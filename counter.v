==> flow/design.v <==
module counter(
input eclk,en_counter,clr, 
output reg [10:0] cnt,	 
output reg cnt_full
);
always@(posedge eclk or negedge clr)
	begin
		if(!clr)
			cnt <= 0;
		else if(en_counter)
			cnt <= cnt + 1'b1;
		else 
			cnt <= 0;
	end
always@(posedge eclk or negedge clr)
begin
	if(!clr)
		cnt_full <= 1'b0;
	else if(cnt == 3'd999)
		cnt_full <= 1'b1;
	else
		cnt_full <= 1'b0;
end 
endmodule 
---- From RTL to reports: counter ----
What the tools print for counter, step after step.
Line numbers count from 1 in the design file above.
Operators: Yosys type, input widths -> output width; for muxes data width and select width s.
Cell names lack the library's common part.
Not given: n/a
design
  top ..................................... counter
  clock port .............................. eclk
  cell library ............................ sky130hd
  library corner .......................... tt_025C_1v80

---- Word level ----
Counts by Yosys on the flattened word-level netlist (proc, flatten, opt, wreduce; memories kept). Register bits leave out memories and registers merged into their read ports (data or address); mux counts leave out enables and synchronous resets folded into registers. Print and check cells are left out. Cells with the same type and inputs are merged into one.
storage and ports
  bits in registers ....................... 12
  input bits .............................. 3
  output and inout bits ................... 12
  word-level cells ........................ 6
operators by class
  add/subtract/negate cells ............... 1
  equal/unequal tests ..................... 1
  multiplexer cells ....................... 2
operators with widths
  cell                   number
  $add 11x1->11 const B  1
  $eq 11x3->1 const B    1
  $mux 11                1
  $mux 1                 1

---- Longest topological paths ----
Longest topological path by Yosys (ltp), each cell counted once; first at word level (registers and memories cut), then after technology mapping (sequential cells cut; the memories' decode and read muxes count).
logic depth
  depth after elaboration ................. 2
  ABC_AREA ................................ 0
  gate-level depth with buffers ........... 4
  gate-level depth less buffers ........... 4

---- Synthesis result ----
Source: synth_stat.txt of the flow (Yosys; design flattened, memories mapped). It holds for the ABC_AREA given above (unset counts as 0); a run with the other value may have another netlist.
The area totals of this step are shown rounded.
mapped netlist
  standard cells after synthesis .......... 54
  mapped area ............................. 566.8 um^2
  sequential area ......................... 300.3 um^2
  flip-flops .............................. 12
  buffers ................................. 0
cell types
  type     number  total area (um^2)
  dfrtp_1  12      300.288
  a21oi_1  5       25.024
  o31ai_1  3       22.522
  or4_1    3       22.522
  nand4_4  1       21.27
  nand3_1  4       20.019
  nor4_1   3       18.768
  xor2_1   2       17.517
  nor2_1   4       15.014
  ha_1     1       12.512
  inv_1    3       11.261
  nand2_1  3       11.261
  and4_2   1       10.01
  mux2i_1  1       10.01
  o21ai_0  2       10.01
  xnor2_1  1       8.758
  or3_2    1       7.507
  and2_1   1       6.256
Not listed: further types 3, cells in them 3.

---- Timing after synthesis ----
Path of least setup slack by OpenSTA after synthesis, without wires, with an ideal clock, recovery checks aside; 20% of the period is set as input and as output delay. Where synthesis merged equal registers, the netlist keeps one of their names.
path post-synthesis
  path type ............................... register to register
  from .................................... register cnt[0]
  to ...................................... register cnt[8]
  clock period ............................ 1.62 ns
  library setup time ...................... 0.079 ns
  launch time at the first pin ............ 0.000 ns
  data arrival time ....................... 1.367 ns
  data required time ...................... 1.541 ns
  setup slack ............................. 0.174 ns
  path delay .............................. 1.446 ns
  stages on the path ...................... 5
  buffers on the path ..................... 0
  synthesis period reached ................ 1.446 ns
"path delay" = arrival - input delay + setup time.
"stages on the path" counts driving pins, that of a launching flip-flop among them; a cell with two outputs on the path counts twice.
"synthesis period reached" is the clock period less the worst setup slack; recovery checks do not enter. This is arithmetic on one report: input and output delays are still those of the set period (20% each).
The rows between start and end are the longest chain of elaborated cells between them; the timing report does not say that the signal goes this way. Where chains are equally long, one stands for them.
Each line given opens the expression or statement behind the cell; cells for indexed reads and writes are added by Yosys, which also makes memories of some case tables.
A register here has more assigning lines than the two given.
between the ends, post-synthesis
  cell sequence ........................... dfrtp_1 -> ha_1 -> inv_1 -> or4_1 -> a21oi_1
  length of the longest elaborated chain .. 2
  elaborated cells between the ends (all ways) .. 2
  RTL lines with such cells ............... 2
  classes of those cells .................. add/sub (1); mux (1)
ends and longest elaborated chain, post-synthesis
  what             RTL line  text
  start, declared  3         output reg [10:0] cnt,
  start, assigned  9         cnt <= 0;
  start, assigned  11        cnt <= cnt + 1'b1;
  $add 11x1->11    11
  $mux 11          10        else if(en_counter)
  end, assigned    9
  end, assigned    11
  end, declared    3

---- Timing after layout ----
From the final timing report of record 1: the path of least setup slack in the routed layout; clock arrival at registers is part of the times.
path after layout
  path type ............................... register to register
  from .................................... register cnt[5]
  to ...................................... register cnt[8]
  clock period ............................ 1.1 ns
  library setup time ...................... 0.07 ns
  launch time at the first pin ............ 0.27 ns
  data arrival time ....................... 1.51 ns
  data required time ...................... 1.30 ns
  setup slack ............................. -0.21 ns
  stages on the path ...................... 4
  buffers on the path ..................... 0
The rows between start and end are the longest chain of elaborated cells between them; the timing report does not say that the signal goes this way. Where chains are equally long, one stands for them.
A register here has more assigning lines than the two given.
between the ends, after layout
  cell sequence ........................... dfrtp_2 -> nand4_4 -> or4_4 -> a21oi_2
  length of the longest elaborated chain .. 2
  elaborated cells between the ends (all ways) .. 2
  RTL lines with such cells ............... 2
  classes of those cells .................. add/sub (1); mux (1)
ends and longest elaborated chain, after layout
  what             RTL line  text
  start, declared  3         output reg [10:0] cnt,
  start, assigned  9         cnt <= 0;
  start, assigned  11        cnt <= cnt + 1'b1;
  $add 11x1->11    11
  $mux 11          10        else if(en_counter)
  end, assigned    9
  end, assigned    11
  end, declared    3

FLOW RESULTS
============

Measured data: module counter, platform sky130hd, 2 stored runs of the flow under differing settings, order arbitrary. Input and output delays are each 20% of the period that was set; the output load is 0.01 pF.
"achieved period" means the clock period less the worst setup slack. The figure is calculated, with input and output delays left at 20% of the set period.
"time of the worst setup path" means the part of the period allowed to the worst setup path (the constraints hold back 20% at inputs and 20% at outputs) less its slack; where the path has registers, the arrival times of their clocks count too.
By "total design power" is meant OpenSTA's value without simulated activity: inputs other than the clock are taken to toggle once in ten clock periods, and the tool carries that through the logic.
The measured numbers are rounded.

---- record 1 ----
settings
  period_ns = 1.1
  CORE_UTILIZATION = 23
  PLACE_DENSITY = 0.71
  CORE_MARGIN = 5
  ABC_AREA = 0
  CTS_CLUSTER_DIAMETER = 214
  SLEW_MARGIN = 35
  MIN_ROUTING_LAYER = met2
  MAX_ROUTING_LAYER = met5
  CAP_MARGIN = 20
results
  achieved period ......................... 1.308 ns
  synthesis area .......................... 566.8 um^2
  area inside the die boundary ............ 3557 um^2
  final design utilization ................ 41.5 %
  time of the worst setup path ............ 1.31 ns
  type of the worst setup path ............ register to register
  smallest setup slack .................... -0.208 ns
  total design power ...................... 910.3 uW
  setup total negative slack .............. -1.418 ns

---- record 2 ----
settings
  period_ns = 1.78
  CORE_UTILIZATION = 69
  PLACE_DENSITY = 0.64
  CORE_ASPECT_RATIO = 1.28
  CELL_PAD_IN_SITES_DETAIL_PLACEMENT = 2
  TNS_END_PERCENT = 90
  ABC_AREA = 1
  GPL_TIMING_DRIVEN = 1
  GPL_ROUTABILITY_DRIVEN = 1
  CTS_CLUSTER_SIZE = 37
  CAP_MARGIN = 35
  CORE_MARGIN = 2
  SLEW_MARGIN = 20
results
  incomplete, floorplanning halted on PDN-0185
